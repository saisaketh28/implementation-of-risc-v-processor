==> flow/design.v <==
`timescale 1ns / 1ps
    module register_file(clk,reset,read_address_port_a,read_address_port_b,write_address,write_data,write_enable,read_data_port_a,read_data_port_b,r1,r2,r3,r4,r5,r10);
    input clk,reset;
    output wire [31:0] r1,r2,r3,r4,r5,r10;
    input [4:0] read_address_port_a;
    output [31:0] read_data_port_a;
    input [4:0] read_address_port_b;
    output  [31:0] read_data_port_b;
    input [31:0] write_data;
    input [4:0] write_address;
    input write_enable;
    reg [31:0] reg_file [31:0];
    integer i;
    always @(posedge clk, posedge reset)
    begin
        if(reset)
            begin
            for(i =0; i<32; i=i+1)
                reg_file[i] = {27'b0,i}; 
            end
        else
            begin
            if(write_enable)
                begin
                    reg_file[write_address] = write_data;
                end
            end
    end
    assign r1 = reg_file[1];
    assign r2 = reg_file[2];
    assign r3 = reg_file[3];
    assign r4 = reg_file[4];
    assign r5 = reg_file[5];
    assign r10 = reg_file[10];
    assign read_data_port_a = (read_address_port_a==5'b0)? 32'b0 : reg_file[read_address_port_a];
    assign read_data_port_b = (read_address_port_b==5'b0)? 32'b0 : reg_file[read_address_port_b];
    endmodule
# From RTL to reports: register_file
# What the tools print for register_file, step after step.
# Lines are those of the file above, counted from 1.
# Library cell names are shortened.
# Not given: -
[inputs]
top_module = "register_file"
clk_port = "clk"
library = "sky130hd"
pvt_corner = "tt_025C_1v80"

# After elaboration
# Source: Yosys, flattened and elaborated. Widths are those after wreduce. Registers that Yosys merges into a memory's read port (data or address) are not register bits. Print and check cells do not count. Equal cells are merged and count once.
[word_totals]
mem_bits_ro = 0
mem_count = 0
ram_bits = 0
latchBits = 0
clocked_rd_ports_x_width = 0
register_bits = 992
output_inout_bits = 256
[classes]
reduce_logical = 65
n_cmp = 0
shift = 0
add_sub_neg = 0
n_eq = 93
muxes = 35
bitwise = 31
mul = 0
n_div = 0
[op_table]
columns = ["cell", "count"]
rows = [
  ["32-bit parallel mux with 31-bit select", 2],
  ["32-bit two-way mux", 33],
  ["31-bit OR reduction", 31],
  ["5-bit equality test (second input constant)", 48],
  ["5-bit by 4-bit equality test with 1-bit output (second input constant)", 24],
  ["2-bit AND reduction", 31],
  ["5-bit by 3-bit equality test with 1-bit output (second input constant)", 12],
  ["1-bit inverter", 31],
  ["5-bit by 2-bit equality test with 1-bit output (second input constant)", 6],
  ["5-bit by 1-bit equality test with 1-bit output (second input constant)", 3],
  ["5-bit logical NOT", 3],
]

# Depth
# Depth = most cells in a row (Yosys ltp): at word level without a register or memory, in the mapped netlist without a sequential cell, where the memories' decode and read muxes count.
[depth]
word_depth = 4
abc_area = 0
depth_mapped = 10
depth_no_buf = 6

# Netlist
# The flow's flattened synthesis, as Yosys stat reports it; memories are mapped. The netlist is that of the ABC_AREA named above (0 if unset); the other value can give another one.
[synth_totals]
mapped_cells = 4212
buffers = 418
area_um2 = 49568.8
ffs = 992
[by_type]
columns = ["cell", "count"]
rows = [
  ["dfrtp_1", 912],
  ["mux2_2", 989],
  ["a22oi_1", 797],
  ["dfstp_2", 80],
  ["buf_2", 197],
  ["a21oi_1", 161],
  ["nand2_1", 213],
  ["nand4_1", 106],
  ["clkbuf_1", 164],
  ["nor2_1", 128],
  ["a222oi_1", 38],
  ["nor3_1", 67],
  ["nand3_1", 60],
  ["a31oi_1", 22],
  ["buf_1", 36],
  ["a221oi_1", 15],
  ["buf_4", 17],
  ["nor4_1", 20],
]
# Not listed: further types 45, cells in them 190.

# Worst setup path after synthesis
# OpenSTA on the mapped netlist: ideal clock, no wires. The path of least setup slack (recovery checks aside). Input and output delay are each 20% of the period. Register names are those of the netlist, which keeps one name where synthesis merged equal registers.
[synth_timing]
kind = "in2out"
start = "input read_address_port_a[0]"
end = "output read_data_port_a[31]"
in_delay_ns = 0.468
delay_ns = 1.452
clock_period_ns = 2.34
n_path_buf = 3
t_first_pin_ns = 0.468
t_required_ns = 1.872
slack_ns = -0.048
driving_pins = 9
t_arrival_ns = 1.920
synth_period_reached_ns = 2.388
# "delay_ns" = arrival - input delay + setup time.
# A path that ends at an output port has no setup time.
# "driving_pins" counts driving pins, that of a launching flip-flop among them; a cell with two outputs on the path counts twice.
# "synth_period_reached_ns" = period - worst setup slack (recovery checks aside). The figure is calculated, with input and output delays left at 20% of the set period.
# The rows between start and end are the longest chain of elaborated cells between them; the timing report does not say that the signal goes this way. Where chains are equally long, one stands for them.
# Each line given opens the expression or statement behind the cell; cells for indexed reads and writes are added by Yosys, which also makes memories of some case tables.
[synth_via]
path_cell_list = "buf_2 > or3b_1 > nor2_1 > buf_4 > buf_4 > a22oi_1 > nand4_1 > a21oi_1 > a21oi_1"
elab_chain_len = 3
cone_cells = 34
lines_between = 1
cone_classes = "31 x eq/ne; 2 x mux; 1 x reduce/logical"
[synth_rtl]
columns = ["item", "line", "text"]
rows = [
  ["start, declared", 5, "input [4:0] read_address_port_a;"],
  ["5-bit equality test", 35, "assign read_data_port_a = (read_address_port_a==5'b0)? 32'b0 : reg_file[read_address_port_a];"],
  ["32-bit parallel mux with 31-bit select", 35, ""],
  ["32-bit two-way mux", 35, ""],
  ["end, declared", 6, "output [31:0] read_data_port_a;"],
]

# Timing after layout
# From the final timing report of stored run 1: the path of least setup slack in the routed layout; clock arrival at registers is part of the times.
[layout_timing]
kind = "in2out"
start = "input read_address_port_a[2]"
end = "output read_data_port_a[8]"
slack_ns = -0.12
n_path_buf = 7
t_arrival_ns = 3.34
t_required_ns = 3.22
clock_period_ns = 4.02
t_first_pin_ns = 0.80
in_delay_ns = 0.80
driving_pins = 13
# The rows between start and end are the longest chain of elaborated cells between them; the timing report does not say that the signal goes this way. Where chains are equally long, one stands for them.
[layout_via]
path_cell_list = "buf_2 > or2_4 > buf_12 > nor3_4 > buf_12 > buf_8 > buf_16 > buf_4 > a22oi_1 > nand4_1 > nor4_4 > nor2_1 > dlygate4sd2_1"
elab_chain_len = 3
cone_cells = 34
lines_between = 1
cone_classes = "31 x eq/ne; 2 x mux; 1 x reduce/logical"
[layout_rtl]
columns = ["item", "line", "text"]
rows = [
  ["start, declared", 5, "input [4:0] read_address_port_a;"],
  ["5-bit equality test", 35, "assign read_data_port_a = (read_address_port_a==5'b0)? 32'b0 : reg_file[read_address_port_a];"],
  ["32-bit parallel mux with 31-bit select", 35, ""],
  ["32-bit two-way mux", 35, ""],
  ["end, declared", 6, "output [31:0] read_data_port_a;"],
]

# Design register_file on sky130hd. What follows are 2 stored runs of the flow, each under its own settings; their order means nothing. The constraints put input and output delay at 20% of the set period each and load the outputs with 0.01 pF.
# "clock_period_reached_ns" = clock period - worst setup slack. The figure is calculated, with input and output delays left at 20% of the set period.
# "worst_path_allowed_less_slack_ns" = time allowed to the worst setup path (clock period - input delay - output delay, where it has them) - its slack; a late launch clock adds to it, a late capture clock takes from it.

[[run]]
name = "stored run 1"
[run.settings]
period_ns = 4.02
CORE_UTILIZATION = 18
SETUP_SLACK_MARGIN = -0.07
PLACE_DENSITY_LB_ADDON = 0.25
CORE_ASPECT_RATIO = 0.52
CELL_PAD_IN_SITES_GLOBAL_PLACEMENT = 0
TNS_END_PERCENT = 55
GPL_TIMING_DRIVEN = 0
CTS_CLUSTER_SIZE = 89
CAP_MARGIN = 40
CORE_MARGIN = 2
SLEW_MARGIN = 20
[run.results]
post_synth_area_um2 = 49568.8
final_die_area_um2 = 279823.0
fin_util_pct = 25.4
setup_ws_ns = -0.124
clock_period_reached_ns = 4.144
worst_path_allowed_less_slack_ns = 2.54
worstPathKind = "in2out"

[[run]]
name = "stored run 2"
[run.settings]
period_ns = 1.76
CORE_UTILIZATION = 42
SETUP_SLACK_MARGIN = 0.52
PLACE_DENSITY_LB_ADDON = 0.02
CELL_PAD_IN_SITES_GLOBAL_PLACEMENT = 1
CELL_PAD_IN_SITES_DETAIL_PLACEMENT = 0
TNS_END_PERCENT = 30
MAX_ROUTING_LAYER = "met5"
CAP_MARGIN = 20
CORE_MARGIN = 2
SLEW_MARGIN = 20
[run.results]
post_synth_area_um2 = 49568.8
final_die_area_um2 = 120784.0
fin_util_pct = 66.4
setup_ws_ns = -1.186
clock_period_reached_ns = 2.946
worst_path_allowed_less_slack_ns = 2.59
worstPathKind = "reg2out"
